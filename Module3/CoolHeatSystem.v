==> flow/design.v <==
`timescale 1 ns/1 ns
module CoolHeatSystem (
	input        arst      ,  
	input        clk       ,  
	input  [7:0] speed     ,  
	input  [7:0] chs_conf  ,  
	output [3:0] chs_power ,  
	output       chs_mode  ,  
	output       pwm_data     
);
	FanSpeed pwm_generator(.arst(arst), .clk(clk), .speed(speed), .pwm_data(pwm_data));
	ModePower power_controller(.chs_conf(chs_conf), .chs_power(chs_power), .chs_mode(chs_mode));
endmodule
`timescale 1 ns/1 ns
module FanSpeed (
	input        arst     ,  
	input        clk      ,  
	input  [7:0] speed    ,  
	output       pwm_data    
);
	reg pulse = 0;
	reg [7:0] timer_counter = 0;  
	assign pwm_data = pulse;
	always @(posedge clk or posedge arst) begin
		if(arst) begin
			pulse = 0;
			timer_counter = 0;
		end
		else begin
			if(timer_counter > speed) begin
				pulse = 0;
			end
			else begin
				if(speed == 0) begin
					pulse = 0;
				end
				else begin
					pulse = 1;
				end
			end
			timer_counter = timer_counter + 1;
		end
	end
endmodule
`timescale 1 ns/1 ns
module ModePower(
	input  [7:0] chs_conf  ,  
	output [3:0] chs_power ,  
	output       chs_mode     
);
	reg Mode = 0;
	reg [3:0]Power = 0;
	assign chs_mode = Mode;
	assign chs_power = Power;
	integer i;
	always @(chs_conf) begin
		Mode = 0;
		Power = 0;
		for (i = 0; i<8; i=i+1) begin
			if(chs_conf[i] == 1) begin
				Mode = ~Mode;
				Power = Power + 1;
			end
		end
	end
endmodule
# Reports on CoolHeatSystem
# Tool output for the design above, in the order of the flow.
# Line numbers count from 1 in the design file above.
# Operators: Yosys type, input widths -> output width; for muxes data width and select width s.
# Library cell names are shortened.
# Not given: n/a
# setup
top_module	CoolHeatSystem
clock	clk
lib	sky130hd
corner	tt_025C_1v80

# Word level
# Yosys after proc, flatten, opt, wreduce and memory -nomap, before mapping. Enables and synchronous resets that opt folds into registers are not counted as muxes. Memory bits, and registers merged into a memory's read port (data or address), are not among the register bits. Print and check cells are not counted.
# op_classes
n_logic	7
addsub	8
n_reduce_logical	1
mux	18
n_cmp	1
# ops
op	n
$add 4x1->4 const B	7
$mux 4	7
$mux 1	11
$add 8x1->8 const B	1
$gt 8x8->1	1
$logic_not 8->1	1
$not 1->1	7
# word_totals
reg_bits	9
inputBits	18
output_inout_bits	6
wordCells	37

# Longest topological paths
# Longest topological path by Yosys (ltp), each cell counted once; first at word level (registers and memories cut), then after technology mapping (sequential cells cut; the memories' decode and read muxes count).
# depth
depth_word	15
ABC_AREA	0
mapped_depth	18
ltp_nobuf	18

# After synthesis
# Source: synth_stat.txt of the flow (Yosys; design flattened, memories mapped). It holds for the ABC_AREA given above (unset counts as 0); a run with the other value may have another netlist.
# by_type
cell_type	n	area_total_um2
dfrtp_1	9	225.216
ha_1	17	212.704
xnor2_1	8	70.067
xor2_1	8	70.067
inv_1	14	52.55
xnor2_2	3	48.797
nand2_1	11	41.29
nor2b_1	5	31.28
nand3_1	6	30.029
a21oi_1	5	25.024
o21ai_0	5	25.024
buf_6	2	22.522
mux2i_1	2	20.019
nand2b_1	3	18.768
and3b_1	2	17.517
xor2_2	1	16.266
a21o_1	2	15.014
nor2_1	4	15.014
# Other cell types: 27; their cells: 32.
# mapped
buf_cells	5
sequential_area_um2	225.2
flip_flops	9
cell_count	139
mapped_area_um2	1189.9
# By module: a second synthesis without flattening, with its own total; a netlist apart from the flattened one above.
# hier_totals
cells_unflattened	120
area_unflattened_um2	1041.0
# Each row is one instance without its submodules.
# modules
mod	cells	n_inst	area_um2
FanSpeed	55	1	551.8
ModePower	65	1	489.2
CoolHeatSystem	0	1	0.0

# Timing after synthesis
# OpenSTA on the mapped netlist: ideal clock, no wires. The path of least setup slack (recovery checks aside). Input and output delay are each 20% of the period. Register names are those of the netlist, which keeps one name where synthesis merged equal registers.
# synth_timing
path_type	input to output
from	input port chs_conf[0]
to	output port chs_power[1]
stages	16
period_ps	9260
input_delay_ps	1852
arrival_ps	4881
t_first_pin_ps	1852
setup_slack_ps	2527
delay_ps	3029
period_less_setup_slack_ps	6733
# "delay_ps" is the arrival time less input delay plus setup time.
# A path that ends at an output port has no setup time.
# "stages": output pins that drive a net of the path, with the launching flip-flop's if there is one; two outputs of one cell count as two.
# "period_less_setup_slack_ps" is the clock period less the worst setup slack; recovery checks do not enter. This is arithmetic on one report: input and output delays are still those of the set period (20% each).
# Between the ends stands the longest chain of elaborated cells between them, by number of cells; it is not shown to be the way that was timed. Of several equally long chains one is given.
# A line is the first line of the expression or statement that the cell stems from. Yosys adds cells for indexed reads and writes and turns some case tables into memories.
# synth_via
cell_sequence	inv_1 ha_1 buf_6 xor2_2 xnor2_2 ha_1 nor2b_1 o21ai_0 and3_1 o21ai_1 and2_1 ha_1 and2_1 a31o_2 ha_1 mux2_2
elab_chain_len	15
cells_between	15
lines_between	2
# synth_rtl
element	line_no	text
start: declaration	6	input [7:0] chs_conf ,
$mux 1	60	if(chs_conf[i] == 1) begin
$add 4x1->4	62	Power = Power + 1;
$mux 4	60
$add 4x1->4	62
$mux 4	60
$add 4x1->4	62
$mux 4	60
$add 4x1->4	62
$mux 4	60
$add 4x1->4	62
$mux 4	60
$add 4x1->4	62
$mux 4	60
$add 4x1->4	62
$mux 4	60
end: declaration	7	output [3:0] chs_power ,

# Path in the finished layout
# From the final timing report of stored run 2: the path of least setup slack in the routed layout; clock arrival at registers is part of the times.
# The report prints the path's times to 10 ps; the period is as set.
# layout_timing
path_type	input to output
from	input port chs_conf[1]
to	output port chs_power[1]
setup_slack_ps	180
arrival_ps	4420
input_delay_ps	1150
period_ps	5740
t_first_pin_ps	1150
stages	18
# Between the ends stands the longest chain of elaborated cells between them, by number of cells; it is not shown to be the way that was timed. Of several equally long chains one is given.
# layout_via
cell_sequence	dlygate4sd2_1 buf_4 ha_2 mux2i_1 xor2_1 a21oi_1 ha_1 nor2b_2 a211o_1 and3_4 o21ai_2 and2_1 ha_1 and2_1 a31o_2 ha_4 mux2_4 buf_6
elab_chain_len	13
cells_between	13
lines_between	2
# layout_rtl
element	line_no	text
start: declaration	6	input [7:0] chs_conf ,
$mux 4	60	if(chs_conf[i] == 1) begin
$add 4x1->4	62	Power = Power + 1;
$mux 4	60
$add 4x1->4	62
$mux 4	60
$add 4x1->4	62
$mux 4	60
$add 4x1->4	62
$mux 4	60
$add 4x1->4	62
$mux 4	60
$add 4x1->4	62
$mux 4	60
end: declaration	7	output [3:0] chs_power ,

Hand-over note for CoolHeatSystem

Record of 2 stored runs of the RTL-to-layout flow on CoolHeatSystem, platform sky130hd. The runs are unordered. Constraints: input delay and output delay 20% of the set period each, output load 0.01 pF.
"timing.worst_path_ps" means the part of the period allowed to the worst setup path (the constraints hold back 20% at inputs and 20% at outputs) less its slack; where the path has registers, the arrival times of their clocks count too.
"timing.worst_path_ps" is given in steps of 10 ps.

Stored run 1, flow files:
==> flow/run.sh <==
#!/bin/bash
# the make line also repeats the synthesis and layout settings of config.mk as NAME=value (left out here)
make -C /OpenROAD-flow-scripts/flow DESIGN_CONFIG=/design/flow/config.mk WORK_HOME=/design/flow/orfs CLKGATE_MAP_FILE= finish
==> flow/config.mk <==
export PLATFORM = sky130hd
export DESIGN_NAME = CoolHeatSystem
export DESIGN_NICKNAME = CoolHeatSystem
export VERILOG_FILES = /design/flow/design.v
export SDC_FILE = /design/flow/constraint.sdc
export NUM_CORES = 4
export LEC_CHECK = 0
export ABC_AREA = 1
export CAP_MARGIN = 5
export CELL_PAD_IN_SITES_DETAIL_PLACEMENT = 2
export CORE_ASPECT_RATIO = 0.8
export CORE_MARGIN = 2
export CORE_UTILIZATION = 49
export PLACE_DENSITY_LB_ADDON = 0.25
export SLEW_MARGIN = 20
export TNS_END_PERCENT = 95
==> flow/constraint.sdc <==
create_clock -name core_clock -period 3.99 [get_ports {clk}]
set_input_delay 0.7980 -clock core_clock [delete_from_list [all_inputs] [get_ports {clk}]]
set_output_delay 0.7980 -clock core_clock [all_outputs]
set_load 0.01 [all_outputs]

Stored run 1: no results, placement failed with DPL-0033

Stored run 2, flow files:
==> flow/run.sh <==
#!/bin/bash
# the make line also repeats the synthesis and layout settings of config.mk as NAME=value (left out here)
make -C /OpenROAD-flow-scripts/flow DESIGN_CONFIG=/design/flow/config.mk WORK_HOME=/design/flow/orfs CLKGATE_MAP_FILE= finish
==> flow/config.mk <==
export PLATFORM = sky130hd
export DESIGN_NAME = CoolHeatSystem
export DESIGN_NICKNAME = CoolHeatSystem
export VERILOG_FILES = /design/flow/design.v
export SDC_FILE = /design/flow/constraint.sdc
export NUM_CORES = 4
export LEC_CHECK = 0
export CAP_MARGIN = 20
export CORE_MARGIN = 2
export CORE_UTILIZATION = 23
export SLEW_MARGIN = 20
==> flow/constraint.sdc <==
create_clock -name core_clock -period 5.74 [get_ports {clk}]
set_input_delay 1.1480 -clock core_clock [delete_from_list [all_inputs] [get_ports {clk}]]
set_output_delay 1.1480 -clock core_clock [all_outputs]
set_load 0.01 [all_outputs]

==> results of stored run 2, as CSV <==
result,value
final_hold_ws_ps,476
design_die_area_um2,5764.6
synth_chip_area_um2,1189.9
setup_worst_slack_ps,176
post_route_stdcell_area_um2,1761.7
timing.worst_path_ps,3270
critical_path_type,"input to output"

End of note.
