==> flow/design.v <==
`timescale 1 ns/1 ns
module DFlop (
	input  arst  ,  
	input  clk   ,  
	input  din   ,  
	input  load  ,  
	output dout     
);
	reg DATA = 0;
	assign dout = DATA ? 1 : 0;
	always @(posedge clk or posedge arst) begin
		if(arst) begin
			DATA = 0;
		end
		else begin
			DATA = load == 1 ? din : DATA;
		end
	end
endmodule
`timescale 1 ns/1 ns
module LightDance (
	input        arst  ,  
	input        clk   ,  
	input        din   ,  
	input        load  ,  
	input  [7:0] pdata ,  
	output [7:0] qdata    
);
	wire [7:0] DATA;
	assign qdata = DATA;
	wire [7:0] FlipFlopInputs;
	Mux2x1 DataSelector(.A({ din^DATA[0], DATA[7], DATA[6]^DATA[0], DATA[5]^DATA[0], DATA[4], DATA[3], DATA[2]^DATA[0], DATA[1]^DATA[0] }), .B(pdata), .sel(load), .Out(FlipFlopInputs));
	DFlop D7(.arst(arst), .clk(clk), .din(FlipFlopInputs[7]), .load(1), .dout(DATA[7]));
	DFlop D6(.arst(arst), .clk(clk), .din(FlipFlopInputs[6]), .load(1), .dout(DATA[6]));
	DFlop D5(.arst(arst), .clk(clk), .din(FlipFlopInputs[5]), .load(1), .dout(DATA[5]));
	DFlop D4(.arst(arst), .clk(clk), .din(FlipFlopInputs[4]), .load(1), .dout(DATA[4]));
	DFlop D3(.arst(arst), .clk(clk), .din(FlipFlopInputs[3]), .load(1), .dout(DATA[3]));
	DFlop D2(.arst(arst), .clk(clk), .din(FlipFlopInputs[2]), .load(1), .dout(DATA[2]));
	DFlop D1(.arst(arst), .clk(clk), .din(FlipFlopInputs[1]), .load(1), .dout(DATA[1]));
	DFlop D0(.arst(arst), .clk(clk), .din(FlipFlopInputs[0]), .load(1), .dout(DATA[0]));
endmodule
`timescale 1 ns/1 ns
module Mux2x1 (
    input [7:0]A,
    input [7:0]B,
    input sel,
    output [7:0]Out
);
    assign Out = sel ? B : A;
endmodule
From RTL to reports: LightDance:

What the tools print for LightDance, step after step.
Lines are those of the file above, counted from 1.
Cell names lack the library's common part.
Not given: n/a

* top module: LightDance
* clock input: clk
* cell library: sky130hd
* corner: tt_025C_1v80

Word-level counts:

Yosys after proc, flatten, opt, wreduce and memory -nomap, before mapping. Enables and synchronous resets that opt folds into registers are not counted as muxes. Memory bits, and registers merged into a memory's read port (data or address), are not among the register bits. Print and check cells are not counted. Equal cells are merged and count once.

* output and inout bits: 8
* word-level cells: 22
* flip-flop bits (word level): 8
* input bits: 12

* mux-type cells: 9
* bitwise gates (word level): 5

Operators with widths (number)
* two-way mux 8 bit: 1
* two-way mux 1 bit: 8
* bitwise XOR 1 bit: 5

Longest topological paths:

Depth = most cells in a row (Yosys ltp): at word level without a register or memory, in the mapped netlist without a sequential cell, where the memories' decode and read muxes count.

* word-level depth: 3
* ABC_AREA: 0
* mapped depth: 3

Netlist:

The flow's flattened synthesis, as Yosys stat reports it; memories are mapped. The netlist is that of the ABC_AREA named above (0 if unset); the other value can give another one.

Cells by type
* dfrtp_1: number 8, area in all 200.192 µm²
* buf_4: number 9, area in all 67.565 µm²
* xnor2_1: number 5, area in all 43.792 µm²
* mux2_2: number 3, area in all 33.782 µm²
* o21ai_1: number 5, area in all 25.024 µm²
* nand2_1: number 5, area in all 18.768 µm²
* buf_6: number 1, area in all 11.261 µm²
* inv_1: number 1, area in all 3.754 µm²

* sequential area: 0.0002002 mm²
* cell area after synthesis: 0.0004041 mm²
* cells in the netlist: 37
* mapped flip-flops: 8
* buffer cells: 10

The figures by module come from a second, unflattened synthesis with its own total; it is not the netlist above.

* cells (unflattened synthesis): 40
* area total of the unflattened synthesis: 0.0005405 mm²

Rows give one instance, submodules left out.

By module
* DFlop: area 0.0000438 mm², cells 3, instances 8, seq. area 0.000025 mm²
* Mux2x1: area 0.0001314 mm², cells 9, instances 1, seq. area 0 mm²
* LightDance: area 0.0000588 mm², cells 7, instances 1, seq. area 0 mm²

Worst setup path after synthesis:

Path of least setup slack by OpenSTA after synthesis, without wires, with an ideal clock, recovery checks aside; 20% of the period is set as input and as output delay. Where synthesis merged equal registers, the netlist keeps one of their names.

* path type: register to register
* start point: register D0.DATA
* end point: register D0.DATA
* launch time at the first pin: 0.000 ns
* path delay: 0.814 ns
* slack: 0.106 ns
* setup time: 0.122 ns
* data arrival time: 0.692 ns
* period: 0.92 ns
* stages: 4
* period reached after synthesis: 0.814 ns

"path delay" = arrival - input delay + setup time.
"stages": output pins that drive a net of the path, with the launching flip-flop's if there is one; two outputs of one cell count as two.
"period reached after synthesis" is the clock period less the worst setup slack; recovery checks do not enter. This is arithmetic on one report: input and output delays are still those of the set period (20% each).
Between the ends stands the longest chain of elaborated cells between them, by number of cells; it is not shown to be the way that was timed. Of several equally long chains one is given.
Each line given opens the expression or statement behind the cell; cells for indexed reads and writes are added by Yosys, which also makes memories of some case tables.

* cell sequence: dfrtp_1 -> buf_6 -> xnor2_1 -> o21ai_1
* length of the longest elaborated chain: 3
* elaborated cells between the ends (all ways): 3
* source lines of those cells: 3
* classes of those cells: 2 x mux; 1 x logic

Ends and longest elaborated chain, after synthesis
* start, declared: line 9 `reg DATA = 0;`
* start, assigned: line 13 `DATA = 0;`
* start, assigned: line 16 `DATA = load == 1 ? din : DATA;`
* two-way mux 1 bit: line 10 `assign dout = DATA ? 1 : 0;`
* bitwise XOR 1 bit: line 32 `Mux2x1 DataSelector(.A({ din^DATA[0], DATA[7], DATA[6]^DATA[0], DATA[5]^DATA[0], DATA[4], DATA[3], DATA[2]^DAT ...`
* two-way mux 8 bit: line 49 `assign Out = sel ? B : A;`
* end, assigned: line 13
* end, assigned: line 16
* end, declared: line 9

Data sheet: physical implementation of LightDance

LightDance through Yosys and OpenROAD on sky130hd: 2 stored runs, unordered, with their settings. The constraints put input and output delay at 20% of the set period each and load the outputs with 0.01 pF.

### Flow run A

Settings: `period_ns=1.62`, `CORE_UTILIZATION=46`, `SETUP_SLACK_MARGIN=0.06`, `PLACE_DENSITY_LB_ADDON=0.07`, `CORE_ASPECT_RATIO=1.55`, `CELL_PAD_IN_SITES_DETAIL_PLACEMENT=0`, `GPL_TIMING_DRIVEN=1`, `MIN_ROUTING_LAYER=met1`, `CAP_MARGIN=20`, `CORE_MARGIN=2`, `SLEW_MARGIN=20`

No final report: floorplanning broke off with PDN-0185.

### Flow run B

Settings: `period_ns=0.626`, `CORE_UTILIZATION=66`, `SETUP_SLACK_MARGIN=-0.03`, `PLACE_DENSITY_LB_ADDON=0.01`, `CORE_ASPECT_RATIO=0.74`, `GPL_TIMING_DRIVEN=1`, `CAP_MARGIN=20`, `CORE_MARGIN=2`, `SLEW_MARGIN=20`

No final report: floorplanning broke off with PDN-0185.
